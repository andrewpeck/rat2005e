==> flow/design.v <==
`timescale 1ns / 1ps
	module ddd_rat
	(
	clock,
	gbl_reset,
	power_up,
	start,
	autostart_en,
	oe,
	delay_ch0,
	delay_ch1,
	delay_ch2,
	delay_ch3,
	serial_clock,
	serial_out,
	adr_latch,
	serial_in,
	busy,
	verify_ok
	);
	input			clock;				 
	input			gbl_reset;			 
	input			power_up;			 
	input			start;				 
	input			autostart_en;		 
	input	[3:0]	oe; 				 
	input	[3:0]	delay_ch0;			 
	input	[3:0]	delay_ch1;			 
	input	[3:0]	delay_ch2;			 
	input	[3:0]	delay_ch3;			 
	output			serial_clock;		 
	output			serial_out;			 
	output			adr_latch;			 
	input			serial_in;			 
	output			busy;				 
	output			verify_ok;			 
	reg				serial_clock;
	reg				serial_out;
	reg				adr_latch;
	reg				busy;
	reg				verify_ok;
	reg				start_ff;
	wire	[19:0]	tx_bit;
	reg		 [2:0]	ddd_sm;
	parameter wait_fpga		=	3'd0;
	parameter wait_powerup	=	3'd1;
	parameter idle			=	3'd2;
	parameter init			=	3'd3;
	parameter write			=	3'd4;
	parameter latch			=	3'd5;
	parameter verify		=	3'd6;
	parameter unstart		=	3'd7;
	always @(posedge clock) begin
	start_ff		<= start;
	end
	parameter MXPUP = 5;
	reg [MXPUP:0] powerup_cnt;
	always @(posedge clock) begin
	if (ddd_sm == wait_powerup)	powerup_cnt = powerup_cnt + 1;
	else						powerup_cnt = 0;
	end
	wire powerup_done =	powerup_cnt[MXPUP];	 
	assign	tx_bit[ 0]	= oe[3];			 
	assign	tx_bit[ 1]	= oe[2];
	assign	tx_bit[ 2]	= oe[1];
	assign	tx_bit[ 3]	= oe[0];
	assign	tx_bit[ 4]	= delay_ch0[3];		 
	assign	tx_bit[ 5]	= delay_ch0[2];
	assign	tx_bit[ 6]	= delay_ch0[1];
	assign	tx_bit[ 7]	= delay_ch0[0];
	assign	tx_bit[ 8]	= delay_ch1[3];		 
	assign	tx_bit[ 9]	= delay_ch1[2];
	assign	tx_bit[10]	= delay_ch1[1];
	assign	tx_bit[11]	= delay_ch1[0];
	assign	tx_bit[12]	= delay_ch2[3];		 
	assign	tx_bit[13]	= delay_ch2[2];
	assign	tx_bit[14]	= delay_ch2[1];
	assign	tx_bit[15]	= delay_ch2[0];
	assign	tx_bit[16]	= delay_ch3[3];		 
	assign	tx_bit[17]	= delay_ch3[2];
	assign	tx_bit[18]	= delay_ch3[1];
	assign	tx_bit[19]	= delay_ch3[0];
	reg clock_half;
	always @(posedge clock) begin
	clock_half	= ~clock_half & (ddd_sm == write || ddd_sm == verify);
	end
	reg	[4:0] write_cnt;
	wire write_cnt_clr	= !((ddd_sm == write) || (ddd_sm == verify)); 
	wire write_cnt_en	= (clock_half == 1) && ((ddd_sm == write) || (ddd_sm == verify));
	always @(posedge clock) begin
	if		(write_cnt_clr) write_cnt = 0;
	else if	(write_cnt_en ) write_cnt = write_cnt + 1;
	end
	wire write_done	= (write_cnt == 'd19) && (clock_half == 1);
	wire verify_done= (write_cnt == 'd19) && (clock_half == 1);
	reg		[19:0]	shift_reg;
	wire sin = 1'b0;
	wire shift_en	= (clock_half == 1) && ((ddd_sm == write) || (ddd_sm == verify));	 
	wire shift_load	= (ddd_sm == init) || (ddd_sm == latch);
	always @(posedge clock) begin
	if		(shift_load) shift_reg = tx_bit[19:0];			 
	else if (shift_en) begin								 
	shift_reg[19:0] = {sin,shift_reg[19:1]};				 
	end
	end
	wire	shiftout = shift_reg[0];
	reg serial_in_ff;
	reg	shiftout_ff0;
	reg shiftout_ff1;
	reg compare;
	reg check_enable;
	always @(posedge clock) begin
	serial_in_ff <= serial_in;
	shiftout_ff0 <= shiftout;
	shiftout_ff1 <= shiftout_ff0;
	check_enable <= (ddd_sm == verify) && (clock_half == 1);
	end
	always @(posedge clock) begin
	if		(ddd_sm == init)compare = 1;
	else if	(check_enable) 	compare = compare & (serial_in_ff == shiftout_ff1);
	end
	wire sm_init = !power_up;
	always @(posedge clock or posedge sm_init) begin
	if (sm_init) begin
	 serial_clock	<= 1'b0;
	 serial_out		<= 1'b0;
	 adr_latch		<= 1'b1;
	 busy			<= 1'b0;
	end
	else begin
	 serial_clock	<= clock_half;
	 serial_out		<= shiftout & ((ddd_sm == write) || (ddd_sm == verify));
	 adr_latch		<= ~(ddd_sm == latch);
	 busy			<= ddd_sm != idle;
	end
	end
	always @(posedge clock or posedge sm_init) begin
	if		(sm_init)			verify_ok <= 1'b0;
	else if (ddd_sm == init)	verify_ok <= 1'b0;
	else if (ddd_sm == unstart)	verify_ok <= compare;
	end
	always @(posedge clock) begin
	if(gbl_reset)
	ddd_sm = wait_fpga;
	else begin
	case (ddd_sm)
	wait_fpga:										 
	 if (power_up)		ddd_sm = wait_powerup;		 
	wait_powerup:									 
	 if (powerup_done)								 
	 begin
	 if (autostart_en)	ddd_sm = init;				 
	 else				ddd_sm = idle;				 
	 end
	idle:											 
	 if (start_ff)		ddd_sm = init;				 
	init:				ddd_sm = write;				 
	write:											 
	 if (write_done)	ddd_sm = latch;				 
	latch:				ddd_sm = verify;			 
	verify:											 
	 if (verify_done)	ddd_sm = unstart;			 
	unstart:
	 if(!start_ff)		ddd_sm = idle;				 
	default				ddd_sm = wait_fpga;
	endcase
	end
	end
	endmodule
# [Tool chain data of ddd_rat]
# Tool output for the design above, in the order of the flow.
# Lines are those of the file above, counted from 1.
# Not given: -
[inputs] top="ddd_rat" clk_port="clock" library="sky130hd" corner="tt_025C_1v80"

# [Word-level counts]
# Yosys after proc, flatten, opt, wreduce and memory -nomap, before mapping. Memory bits, and registers merged into a memory's read port (data or address), are not among the register bits. Print and check cells are not counted. Equal cells are merged and count once.
[word_totals] regBits=46 inputBits=26 out_inout_bits=5 wordCells=60
[classes] addsub=2 n_eq=16 n_mux=12 logic=5 n_reduce_logical=9
[ops] cell="two-way mux 20 bit" count=2
[ops] cell="parallel mux 3 bit (select 8 bit)" count=1
[ops] cell="two-way mux 3 bit" count=6
[ops] cell="!= test 2 bit with constant B" count=6
[ops] cell="== test 3 bit with constant B" count=4
[ops] cell="== test 3 x 2 -> 1 bit with constant B" count=2
[ops] cell="adder 6 x 1 -> 6 bit with constant B" count=1
[ops] cell="AND reduction 6 bit" count=1
[ops] cell="adder 5 x 1 -> 5 bit with constant B" count=1
[ops] cell="== test 5 bit with constant B" count=1
[ops] cell="nonzero test 2 bit" count=2
[ops] cell="bitwise AND 1 bit" count=3
[ops] cell="logical AND 1 bit" count=3
[ops] cell="== test 3 x 1 -> 1 bit with constant B" count=1
[ops] cell="!= test 3 x 2 -> 1 bit with constant B" count=1
[ops] cell="zero test 3 bit" count=1
[ops] cell="two-way mux 1 bit" count=3
[ops] cell="logical OR 1 bit" count=2
[ops] cell="inverter 1 bit" count=2
[ops] cell="== test 1 bit" count=1

# [Depth]
# Depth = most cells in a row (Yosys ltp): at word level without a register or memory, in the mapped netlist without a sequential cell, where the memories' decode and read muxes count.
[logic_depth] word_depth=5 ABC_AREA=0 ltp_mapped=4 mapped_depth_nobuf=4

# [After synthesis]
# Source: synth_stat.txt of the flow (Yosys; design flattened, memories mapped). It holds for the ABC_AREA given above (unset counts as 0); a run with the other value may have another netlist.
[synth_totals] cells=140 mapped_area_mm2=0.0018931 sequential_area_mm2=0.0012474 ffs=51 buf_cells=4
[by_type] type="sky130_fd_sc_hd__edfxtp_1" count=20 area_total_um2=600.576
[by_type] type="sky130_fd_sc_hd__dfxtp_1" count=26 area_total_um2=520.499
[by_type] type="sky130_fd_sc_hd__mux2_2" count=19 area_total_um2=213.955
[by_type] type="sky130_fd_sc_hd__dfrtp_1" count=4 area_total_um2=100.096
[by_type] type="sky130_fd_sc_hd__nor2_1" count=12 area_total_um2=45.043
[by_type] type="sky130_fd_sc_hd__xor2_1" count=5 area_total_um2=43.792
[by_type] type="sky130_fd_sc_hd__and2_1" count=5 area_total_um2=31.28
[by_type] type="sky130_fd_sc_hd__mux2i_1" count=3 area_total_um2=30.029
[by_type] type="sky130_fd_sc_hd__dfstp_2" count=1 area_total_um2=26.275
[by_type] type="sky130_fd_sc_hd__nand2_1" count=7 area_total_um2=26.275
[by_type] type="sky130_fd_sc_hd__xnor2_1" count=3 area_total_um2=26.275
[by_type] type="sky130_fd_sc_hd__ha_1" count=2 area_total_um2=25.024
[by_type] type="sky130_fd_sc_hd__nor2b_1" count=4 area_total_um2=25.024
[by_type] type="sky130_fd_sc_hd__nand3_1" count=4 area_total_um2=20.019
[by_type] type="sky130_fd_sc_hd__a21o_1" count=2 area_total_um2=15.014
[by_type] type="sky130_fd_sc_hd__a21oi_1" count=3 area_total_um2=15.014
[by_type] type="sky130_fd_sc_hd__buf_4" count=2 area_total_um2=15.014
[by_type] type="sky130_fd_sc_hd__nor4b_2" count=1 area_total_um2=15.014
# Other cell types: 12; their cells: 17.

# [Path before layout]
# Source: OpenSTA report_checks on the synthesized netlist (no wires, ideal clock, input and output delay 20% of the period each), path of least setup slack; recovery checks are left aside. Register names are those of the netlist, which keeps one name where synthesis merged equal registers.
[synth_path] path_kind="register to register" startpoint="register ddd_sm" endpoint="register shift_reg[0]" tclk_ns=1.72 setup_ns=0.394 launch_ns=0.000 t_arrival_ns=1.028 required_time_ns=1.326 path_slack_ns=0.298 delay_ns=1.422 driving_pins=4 path_buffers=1 period_less_setup_slack_ns=1.422
# "delay_ns" = arrival - input delay + setup time.
# "driving_pins" counts driving pins, that of a launching flip-flop among them; a cell with two outputs on the path counts twice.
# "period_less_setup_slack_ns" = period - worst setup slack (recovery checks aside). The figure is calculated, with input and output delays left at 20% of the set period.
# Where an end lacks its bit number, it is one bit of the signal, or one of the new flip-flops if synthesis recoded a state register.
# Between the ends stands the longest chain of elaborated cells between them, by number of cells; it is not shown to be the way that was timed. Of several equally long chains one is given.
# A line is the first line of the expression or statement that the cell stems from. Yosys adds cells for indexed reads and writes and turns some case tables into memories.
# A register here has more assigning lines than the two given.
# The path ends at the enable pin of a flip-flop; only ways to that pin are counted.
[synth_via] cell_sequence="sky130_fd_sc_hd__dfxtp_1 -> sky130_fd_sc_hd__nor2_2 -> sky130_fd_sc_hd__buf_4 -> sky130_fd_sc_hd__nand2_1" elab_chain_len=4 cone_cells=8 cone_classes="eq/ne: 4; reduce/logical: 4"
[synth_lines] item="start, declared" line=44 rtl="reg [2:0] ddd_sm;"
[synth_lines] item="start, assigned" line=144 rtl="ddd_sm = wait_fpga;"
[synth_lines] item="start, assigned" line=148 rtl="if (power_up) ddd_sm = wait_powerup;"
[synth_lines] item="== test 3 bit" line=98 rtl="wire shift_en = (clock_half == 1) && ((ddd_sm == write) || (ddd_sm == verify));"
[synth_lines] item="logical OR 1 bit" line=98
[synth_lines] item="logical AND 1 bit" line=98
[synth_lines] item="nonzero test 2 bit"
[synth_lines] item="end, assigned" line=101 rtl="if (shift_load) shift_reg = tx_bit[19:0];"
[synth_lines] item="end, assigned" line=103 rtl="shift_reg[19:0] = {sin,shift_reg[19:1]};"
[synth_lines] item="end, declared" line=96 rtl="reg [19:0] shift_reg;"

# [Worst path after layout]
# Path of least setup slack in the final report of run 1 (OpenROAD, finished layout, wires in). Where an end is a register, its clock arrival counts in the times.
[layout_path] path_kind="register to output" startpoint="register adr_latch" endpoint="output adr_latch" tclk_ns=1.5 output_delay_ns=0.30 launch_ns=0.30 t_arrival_ns=1.08 required_time_ns=1.20 path_slack_ns=0.12 driving_pins=2 path_buffers=1
[layout_via] cell_sequence="sky130_fd_sc_hd__dfstp_2 -> sky130_fd_sc_hd__dlygate4sd2_1" elab_chain_len=0 cone_cells=0 cone_lines=0
[layout_lines] item="start, declared" line=33 rtl="output adr_latch;"
[layout_lines] item="start, assigned" line=127 rtl="adr_latch <= 1'b1;"
[layout_lines] item="start, assigned" line=133 rtl="adr_latch <= ~(ddd_sm == latch);"
[layout_lines] item="end, declared" line=33

Memo
Re: implementation data of ddd_rat

2 stored runs of ddd_rat in the flow (synthesis by Yosys, layout by OpenROAD, sky130hd cells), in arbitrary order. Constraints: input delay and output delay 20% of the set period each, output load 0.01 pF.
"period_reached_ns": clock period set for the run, less the worst setup slack. It is reckoned from that one timing run; input and output delays stay at 20% of the period that was set.
"critical_path_time_ns" is the time allowed to the run's worst setup path (the clock period less input and output delay, where it has them) less its slack. Clock arrival times count: a late capture clock shortens it, a late launch clock lengthens it.
"fin_power_uw" is the tool's figure for a default switching activity; nothing was simulated.

[flow] run 1: files
==> flow/run.sh <==
#!/bin/bash
# the make line also repeats the synthesis and layout settings of config.mk as NAME=value (left out here)
make -C /OpenROAD-flow-scripts/flow DESIGN_CONFIG=/design/flow/config.mk WORK_HOME=/design/flow/orfs CLKGATE_MAP_FILE= finish
==> flow/config.mk <==
export PLATFORM = sky130hd
export DESIGN_NAME = ddd_rat
export DESIGN_NICKNAME = ddd_rat
export VERILOG_FILES = /design/flow/design.v
export SDC_FILE = /design/flow/constraint.sdc
export NUM_CORES = 4
export LEC_CHECK = 0
export CAP_MARGIN = 20
export CORE_MARGIN = 2
export CORE_UTILIZATION = 18
export CTS_CLUSTER_DIAMETER = 291
export GPL_ROUTABILITY_DRIVEN = 0
export MAX_ROUTING_LAYER = met5
export PLACE_DENSITY = 0.45
export SLEW_MARGIN = 20
==> flow/constraint.sdc <==
create_clock -name core_clock -period 1.5 [get_ports {clock}]
set_input_delay 0.3000 -clock core_clock [delete_from_list [all_inputs] [get_ports {clock}]]
set_output_delay 0.3000 -clock core_clock [all_outputs]
set_load 0.01 [all_outputs]

[flow] run 1: metrics
[metrics] fin_power_uw = 2525
[metrics] period_reached_ns = 1.383
[metrics] critical_path_time_ns = 1.08
[metrics] critical_path_kind = register to output
[metrics] finish.stdcell_area_mm2 = 0.0025212
[metrics] fin_ws_ns = 0.117
[metrics] layout_utilization_frac = 0.245
[metrics] design.die.area_mm2 = 0.0113529
[metrics] synth_area_mm2 = 0.0018931
[metrics] tns_ns = 0.000

[flow] run 2: files
==> flow/run.sh <==
#!/bin/bash
# the make line also repeats the synthesis and layout settings of config.mk as NAME=value (left out here)
make -C /OpenROAD-flow-scripts/flow DESIGN_CONFIG=/design/flow/config.mk WORK_HOME=/design/flow/orfs CLKGATE_MAP_FILE= finish
==> flow/config.mk <==
export PLATFORM = sky130hd
export DESIGN_NAME = ddd_rat
export DESIGN_NICKNAME = ddd_rat
export VERILOG_FILES = /design/flow/design.v
export SDC_FILE = /design/flow/constraint.sdc
export NUM_CORES = 4
export LEC_CHECK = 0
export ABC_AREA = 0
export CAP_MARGIN = 25
export CELL_PAD_IN_SITES_DETAIL_PLACEMENT = 0
export CORE_ASPECT_RATIO = 0.81
export CORE_MARGIN = 2
export CORE_UTILIZATION = 68
export GPL_ROUTABILITY_DRIVEN = 1
export GPL_TIMING_DRIVEN = 0
export MAX_ROUTING_LAYER = met5
export PLACE_DENSITY = 0.58
export SETUP_SLACK_MARGIN = 0.23
export SLEW_MARGIN = 20
export TNS_END_PERCENT = 10
==> flow/constraint.sdc <==
create_clock -name core_clock -period 1.8 [get_ports {clock}]
set_input_delay 0.3600 -clock core_clock [delete_from_list [all_inputs] [get_ports {clock}]]
set_output_delay 0.3600 -clock core_clock [all_outputs]
set_load 0.01 [all_outputs]

[flow] run 2: metrics
[metrics] fin_power_uw = 1861
[metrics] period_reached_ns = 1.597
[metrics] critical_path_time_ns = 1.24
[metrics] critical_path_kind = register to output
[metrics] finish.stdcell_area_mm2 = 0.0023085
[metrics] fin_ws_ns = 0.203
[metrics] layout_utilization_frac = 0.861
[metrics] design.die.area_mm2 = 0.0032242
[metrics] synth_area_mm2 = 0.0018931
[metrics] tns_ns = 0.000
