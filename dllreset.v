==> flow/design.v <==
	module dllreset(clock,lock,reset,reset_ff);
	input	clock;		 
	input	lock;		 
	output	reset;		 
	output	reset_ff;	 
	reg [13:0]	cnt;
	wire		cnt_done;
	wire		clear;
	always @(posedge clock) begin
	if (clear)	cnt = 0;
	else	 	cnt = cnt+1;
	end
	assign cnt_done	= cnt[13];
	reg [3:0]	sr;
	always @(posedge clock) begin
	sr[3:0]	= {sr[2:0],cnt_done};
	end
	assign reset = |sr[3:1];	 
	assign clear = |sr[3:0] | cnt_done | lock;
	reg	reset_ff;	 
	always @(posedge clock) begin
	reset_ff	<= cnt_done | reset_ff;
	end
	endmodule
# From RTL to reports: dllreset
# Tool output for the design above, in the order of the flow.
# Lines are those of the file above, counted from 1.
# Library cell names are shortened.
# The mark - stands for no value.
[inputs]
top = "dllreset"
clock = "clock"
library = "sky130hd"
lib_corner = "tt_025C_1v80"

# Elaborated design
# Counts by Yosys on the flattened word-level netlist (proc, flatten, opt, wreduce; memories kept). Register bits leave out memories and registers merged into their read ports (data or address); mux counts leave out enables and synchronous resets folded into registers. Print and check cells are left out. Cells with the same type and inputs are merged into one.
[word_totals]
word_cells = 9
out_inout_bits = 2
input_bits = 2
reg_bits = 19
[classes]
reduce_and_logical = 2
add_sub_neg = 1
n_logic = 3
[op_table]
columns = ["cell", "count"]
rows = [
  ["adder 14 x 1 -> 14 bit with constant B", 1],
  ["OR reduction 4 bit", 1],
  ["OR 1 bit", 3],
  ["OR reduction 3 bit", 1],
]

# Longest topological paths
# Yosys ltp: most cells in a row. Word level: on the elaborated netlist, between registers, memories and ports. Mapped: between sequential cells and ports; inverters and the memories' decode and read muxes count.
[depth]
ltp_word = 3
ABC_AREA = 0
depth_mapped = 4
ltp_nobuf = 4

# After synthesis
# The flow's flattened synthesis, as Yosys stat reports it; memories are mapped. The netlist is that of the ABC_AREA named above (0 if unset); the other value can give another one.
[by_type]
columns = ["type", "count", "type_area_um2"]
rows = [
  ["dfxtp_1", 19, 380.365],
  ["or4_1", 5, 37.536],
  ["nand3_1", 7, 35.034],
  ["a21oi_1", 6, 30.029],
  ["o31ai_1", 4, 30.029],
  ["mux2i_1", 2, 20.019],
  ["nor2_1", 5, 18.768],
  ["xor2_1", 2, 17.517],
  ["nand2_1", 4, 15.014],
  ["nand3b_1", 2, 15.014],
  ["ha_1", 1, 12.512],
  ["nand4_2", 1, 12.512],
  ["nor4_1", 2, 12.512],
  ["or3_1", 2, 12.512],
  ["inv_1", 3, 11.261],
  ["nor3_1", 2, 10.01],
  ["o21ai_0", 2, 10.01],
  ["xnor2_1", 1, 8.758],
]
# Other cell types: 4; their cells: 4.
[mapped]
cell_count = 74
n_buf = 1
sequential_area_mm2 = 0.0003804
area_mm2 = 0.0007132
flip_flops = 19

# Timing after synthesis
# Path of least setup slack by OpenSTA after synthesis, without wires, with an ideal clock, recovery checks aside; 20% of the period is set as input and as output delay. Where synthesis merged equal registers, the netlist keeps one of their names.
[synth_path]
path_type = "flip-flop to flip-flop"
start = "register cnt[0]"
end = "register cnt[8]"
launch_ns = 0.000
delay_ns = 1.278
setup_ns = 0.073
arrival_time_ns = 1.205
path_buffers = 0
required_ns = 1.247
stages = 5
clock_period_ns = 1.32
setup_slack_ns = 0.042
period_less_setup_slack_ns = 1.278
# "delay_ns" is the arrival time less input delay plus setup time.
# "stages" counts driving pins, that of a launching flip-flop among them; a cell with two outputs on the path counts twice.
# "period_less_setup_slack_ns" = period - worst setup slack (recovery checks aside). The figure is calculated, with input and output delays left at 20% of the set period.
# Between the ends stands the longest chain of elaborated cells between them, by number of cells; it is not shown to be the way that was timed. Of several equally long chains one is given.
# Each line given opens the expression or statement behind the cell; cells for indexed reads and writes are added by Yosys, which also makes memories of some case tables.
[synth_via]
path_cell_list = "dfxtp_1 > ha_1 > nand2_1 > or4_1 > a21oi_1"
elab_chain_len = 1
cells_between = 1
cone_lines = 1
classes_between = "add/sub (1)"
[synth_rtl]
columns = ["item", "line", "source"]
rows = [
  ["start: declaration", 6, "reg [13:0] cnt;"],
  ["start: assignment", 10, "if (clear) cnt = 0;"],
  ["start: assignment", 11, "else cnt = cnt+1;"],
  ["adder 14 x 1 -> 14 bit", 11, ""],
  ["end: assignment", 10, ""],
  ["end: assignment", 11, ""],
  ["end: declaration", 6, ""],
]

# Worst path after layout
# From the final timing report of job 1: the path of least setup slack in the routed layout; clock arrival at registers is part of the times.
[layout_path]
path_type = "flip-flop to flip-flop"
start = "register cnt[6]"
end = "register cnt[10]"
required_ns = 1.64
setup_slack_ns = 0.09
setup_ns = 0.06
stages = 4
path_buffers = 0
clock_period_ns = 1.42
arrival_time_ns = 1.55
launch_ns = 0.28
# Between the ends stands the longest chain of elaborated cells between them, by number of cells; it is not shown to be the way that was timed. Of several equally long chains one is given.
[layout_via]
path_cell_list = "dfxtp_1 > nand4_2 > or4_1 > a21oi_1"
elab_chain_len = 1
cells_between = 1
cone_lines = 1
classes_between = "add/sub (1)"
[layout_rtl]
columns = ["item", "line", "source"]
rows = [
  ["start: declaration", 6, "reg [13:0] cnt;"],
  ["start: assignment", 10, "if (clear) cnt = 0;"],
  ["start: assignment", 11, "else cnt = cnt+1;"],
  ["adder 14 x 1 -> 14 bit", 11, ""],
  ["end: assignment", 10, ""],
  ["end: assignment", 11, ""],
  ["end: declaration", 6, ""],
]

# Below are 2 stored runs of the flow (Yosys, OpenROAD; platform sky130hd) on dllreset, each with its settings and what was measured, unordered. Constraints: input delay and output delay 20% of the set period each, output load 0.01 pF.
# By "period_less_ws_ns" is meant the clock period of the run minus its worst setup slack. This is arithmetic on one report: input and output delays are still those of the set period (20% each).

[[run]]
name = "job 1"
[run.settings]
period_ns = 1.42
CORE_UTILIZATION = 48
CAP_MARGIN = 20
CORE_MARGIN = 2
SLEW_MARGIN = 20
[run.results]
post_synth_area_mm2 = 0.0007132
design.die.area_mm2 = 0.0018101
finalCellArea_mm2 = 0.0008333
fin_ws_ns = 0.090
total_negative_slack_ns = 0.000
fin_hold_ws_ns = 0.357
period_less_ws_ns = 1.330

[[run]]
name = "job 2"
[run.settings]
period_ns = 2.33
CORE_UTILIZATION = 57
PLACE_DENSITY_LB_ADDON = 0.2
CORE_ASPECT_RATIO = 0.52
CORE_MARGIN = 3
CELL_PAD_IN_SITES_GLOBAL_PLACEMENT = 3
ABC_AREA = 0
CTS_CLUSTER_DIAMETER = 400
MAX_ROUTING_LAYER = "met4"
CAP_MARGIN = 20
SLEW_MARGIN = 20
[run.results]
outcome = "unfinished; error PDN-0185 in floorplanning"
