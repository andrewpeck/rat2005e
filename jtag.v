==> flow/design.v <==
	module jtag
	(	
	tck,
	tms,
	tdi,
	tdo,
	ntrst,
	state
	);
	parameter MXSTATE	= 4;				 
	input					tck;			 
	input					tms;			 
	input					tdi;			 
	input					ntrst;			 
	output					tdo;			 
	output	[MXSTATE-1:0]	state; 			 
	(* fsm_encoding="user" *)
	reg 	[MXSTATE-1:0]	tap;
	parameter test_logic_reset	=	4'h0;
	parameter run_test_idle		=	4'h1;
	parameter select_dr_scan	=	4'h2;
	parameter capture_dr		=	4'h3;
	parameter shift_dr			=	4'h4;
	parameter exit1_dr			=	4'h5;
	parameter pause_dr			=	4'h6;
	parameter exit2_dr			=	4'h7;
	parameter update_dr			=	4'h8;
	parameter select_ir_scan	=	4'h9;
	parameter capture_ir		=	4'hA;
	parameter shift_ir			=	4'hB;
	parameter exit1_ir			=	4'hC;
	parameter pause_ir			=	4'hD;
	parameter exit2_ir			=	4'hE;
	parameter update_ir			=	4'hF;
	parameter L					=	0;
	parameter H					=	1;
	reg					tdo;	
	always @(posedge tck) begin
	tdo	<= tdi;
	end
	assign state = tap;
	always @(posedge tck or negedge ntrst) begin	
	if(!ntrst) tap = test_logic_reset;
	else begin
	case (tap)
	test_logic_reset:
		if (tms == L) tap = run_test_idle;
	run_test_idle:
		if (tms == H) tap = select_dr_scan;
	select_dr_scan:
		if (tms == H) tap = select_ir_scan;
	 	else		  tap = capture_dr;
	capture_dr:
		if (tms == H) tap = exit1_dr;
	 	else		  tap = shift_dr;
	shift_dr:
		if (tms == H) tap = exit1_dr;
	exit1_dr:
		if (tms == H) tap = update_dr;
	 	else		  tap = pause_dr;
	pause_dr:
		if (tms == H) tap = exit2_dr;
	exit2_dr:
		if (tms == H) tap = update_dr;
		else		  tap = shift_dr;
	update_dr:
		if (tms == H) tap = select_dr_scan;
		else		  tap = run_test_idle;
	select_ir_scan:
		if (tms == H) tap = test_logic_reset;
		else		  tap = capture_ir;
	capture_ir:
		if (tms == H) tap = exit1_ir;
		else		  tap = shift_ir;
	shift_ir:
		if (tms == H) tap = exit1_ir;
	exit1_ir:
		if (tms == H) tap = update_ir;
		else		  tap = pause_ir;
	pause_ir:
		if (tms == H) tap = exit2_ir;
	exit2_ir:
		if (tms == H) tap = update_ir;
		else		  tap = shift_ir;
	update_ir:
		if (tms == H) tap = select_dr_scan;
	 	else		  tap = run_test_idle;
	default:
	 				  tap = test_logic_reset;
	endcase
	end
	end
	endmodule
# Tool chain data of jtag
# What the tools print for jtag, step after step.
# Lines are those of the file above, counted from 1.
# Operators: Yosys type, input widths -> output width; for muxes data width and select width s.
# Cell names lack the library's common part.
# Not given: n/a
[design]
top = "jtag"
clock_port = "tck"
library = "sky130hd"
pvt_corner = "tt_025C_1v80"

# After elaboration
# Yosys after proc, flatten, opt, wreduce and memory -nomap, before mapping. Memory bits, and registers merged into a memory's read port (data or address), are not among the register bits. Print and check cells are not counted. Equal cells are merged and count once.
[bits]
elab_cells = 42
inputBits = 4
out_inout_bits = 5
reg_bits = 5
[op_classes]
muxes = 16
reduce_logical = 3
n_eq = 21
[ops]
columns = ["op", "count"]
rows = [
  ["$pmux 4 s15", 1],
  ["$mux 4", 10],
  ["$eq 4x4->1 const B", 8],
  ["$eq 4x3->1 const B", 4],
  ["$ne 2x2->1 const B", 6],
  ["$eq 4x2->1 const B", 2],
  ["$reduce_and 6->1", 1],
  ["$mux 3", 2],
  ["$eq 4x1->1 const B", 1],
  ["$logic_not 4->1", 1],
  ["$mux 2", 2],
  ["$reduce_or 2->1", 1],
  ["$mux 1", 1],
]

# Depth
# Longest topological path by Yosys (ltp), each cell counted once; first at word level (registers and memories cut), then after technology mapping (sequential cells cut; the memories' decode and read muxes count).
[depth]
ltp_word = 3
ABC_AREA = 1
mapped_depth = 8
mapped_depth_nobuf = 7

# After synthesis
# Yosys stat after the flow's synthesis: flattened, memories mapped to cells. It holds for the ABC_AREA given above (unset counts as 0); a run with the other value may have another netlist.
# The area totals of this step are shown rounded.
[by_type]
columns = ["cell", "count", "area_total_um2"]
rows = [
  ["dfrtp_1", 8, 200.192],
  ["nand2_1", 24, 90.086],
  ["nor2_1", 18, 67.565],
  ["nand3_1", 9, 45.043],
  ["nand4_1", 4, 25.024],
  ["inv_1", 6, 22.522],
  ["dfxtp_1", 1, 20.019],
  ["nor2_2", 2, 12.512],
  ["inv_2", 3, 11.261],
  ["a21oi_1", 2, 10.01],
  ["o21ai_0", 2, 10.01],
  ["buf_4", 1, 7.507],
  ["o211ai_1", 1, 7.507],
  ["o21ai_1", 1, 5.005],
]
[synth_totals]
buf_cells = 1
ffs = 9
sequential_area_um2 = 220
cell_count = 82
yosys_area_um2 = 534

# Timing after synthesis
# Path of least setup slack by OpenSTA after synthesis, without wires, with an ideal clock, recovery checks aside; 20% of the period is set as input and as output delay. Where synthesis merged equal registers, the netlist keeps one of their names.
[synth_path]
path_type = "flip-flop to flip-flop"
from = "register tap"
to = "register (no name shown)"
driving_pins = 8
required_ns = 1.072
tclk_ns = 1.19
t_first_pin_ns = 0.000
path_delay_ns = 1.048
arrival_ns = 0.930
path_slack_ns = 0.142
setup_ns = 0.118
path_buffers = 1
period_less_setup_slack_ns = 1.048
# "path_delay_ns" is the arrival time less input delay plus setup time.
# "driving_pins" counts driving pins, that of a launching flip-flop among them; a cell with two outputs on the path counts twice.
# "period_less_setup_slack_ns" = period - worst setup slack (recovery checks aside). The figure is calculated, with input and output delays left at 20% of the set period.
# An end named without its bit number is one bit of that signal or, where synthesis recoded a state register, one of its new flip-flops.
# A register here has more assigning lines than the two given.
[synth_via]
cell_sequence = "dfrtp_1 > buf_4 > nand2_1 > nor2_1 > nor2_2 > nor2_1 > nor2_2 > nand2_1"
[synth_rtl]
columns = ["element", "line_no", "text"]
rows = [
  ["start: declaration", 18, "reg [MXSTATE-1:0] tap;"],
  ["start: assignment", 43, "if(!ntrst) tap = test_logic_reset;"],
  ["start: assignment", 47, "if (tms == L) tap = run_test_idle;"],
]
# Chain of elaborated cells between the ends: none given.

# Worst path after layout
# From the final timing report of record 2: the path of least setup slack in the routed layout; clock arrival at registers is part of the times.
[layout_path]
path_type = "flip-flop to flip-flop"
from = "register tap"
to = "register tap"
required_ns = 1.06
driving_pins = 8
setup_ns = 0.11
path_slack_ns = -0.28
tclk_ns = 0.919
t_first_pin_ns = 0.26
arrival_ns = 1.34
path_buffers = 0
# An end named without its bit number is one bit of that signal or, where synthesis recoded a state register, one of its new flip-flops.
# A register here has more assigning lines than the two given.
[layout_via]
cell_sequence = "dfrtp_2 > inv_1 > nand2_1 > nor2_1 > nor2_2 > nor2_1 > nor2_2 > nand2_1"
[layout_rtl]
columns = ["element", "line_no", "text"]
rows = [
  ["start: declaration", 18, "reg [MXSTATE-1:0] tap;"],
  ["start: assignment", 43, "if(!ntrst) tap = test_logic_reset;"],
  ["start: assignment", 47, "if (tms == L) tap = run_test_idle;"],
  ["end: assignment", 43, ""],
  ["end: assignment", 47, ""],
  ["end: declaration", 18, ""],
]
# Chain of elaborated cells between the ends: none given.

# Measured data: module jtag, platform sky130hd, 2 stored runs of the flow under differing settings, order arbitrary. Input and output delays are each 20% of the period that was set; the output load is 0.01 pF.
# By "timing.achieved_period_ns" is meant the clock period of the run minus its worst setup slack. This is arithmetic on one report: input and output delays are still those of the set period (20% each).
# "power_total_uw" is the tool's figure for a default switching activity; nothing was simulated.
# The results are shown rounded.

[[run]]
name = "record 1"
[run.settings]
period_ns = 0.791
CORE_UTILIZATION = 42
SETUP_SLACK_MARGIN = -0.02
PLACE_DENSITY = 0.86
CORE_ASPECT_RATIO = 0.59
CELL_PAD_IN_SITES_GLOBAL_PLACEMENT = 2
CELL_PAD_IN_SITES_DETAIL_PLACEMENT = 0
TNS_END_PERCENT = 35
CAP_MARGIN = 0
SLEW_MARGIN = 35
CORE_MARGIN = 2
[run.results]
outcome = "no results, floorplanning failed with PDN-0185"

[[run]]
name = "record 2"
[run.settings]
period_ns = 0.919
CORE_UTILIZATION = 35
SETUP_SLACK_MARGIN = 0.15
CORE_ASPECT_RATIO = 1.77
CORE_MARGIN = 8
CELL_PAD_IN_SITES_GLOBAL_PLACEMENT = 3
TNS_END_PERCENT = 35
ABC_AREA = 1
GPL_ROUTABILITY_DRIVEN = 0
CTS_CLUSTER_SIZE = 94
SLEW_MARGIN = 10
MIN_ROUTING_LAYER = "met1"
CAP_MARGIN = 20
[run.results]
setup_ws_ns = -0.284
final_setup_tns_ns = -2.03
power_total_uw = 2410
timing.achieved_period_ns = 1.203
post_synth_area_um2 = 534
post_route_util_frac = 0.505
final_die_area_um2 = 3080
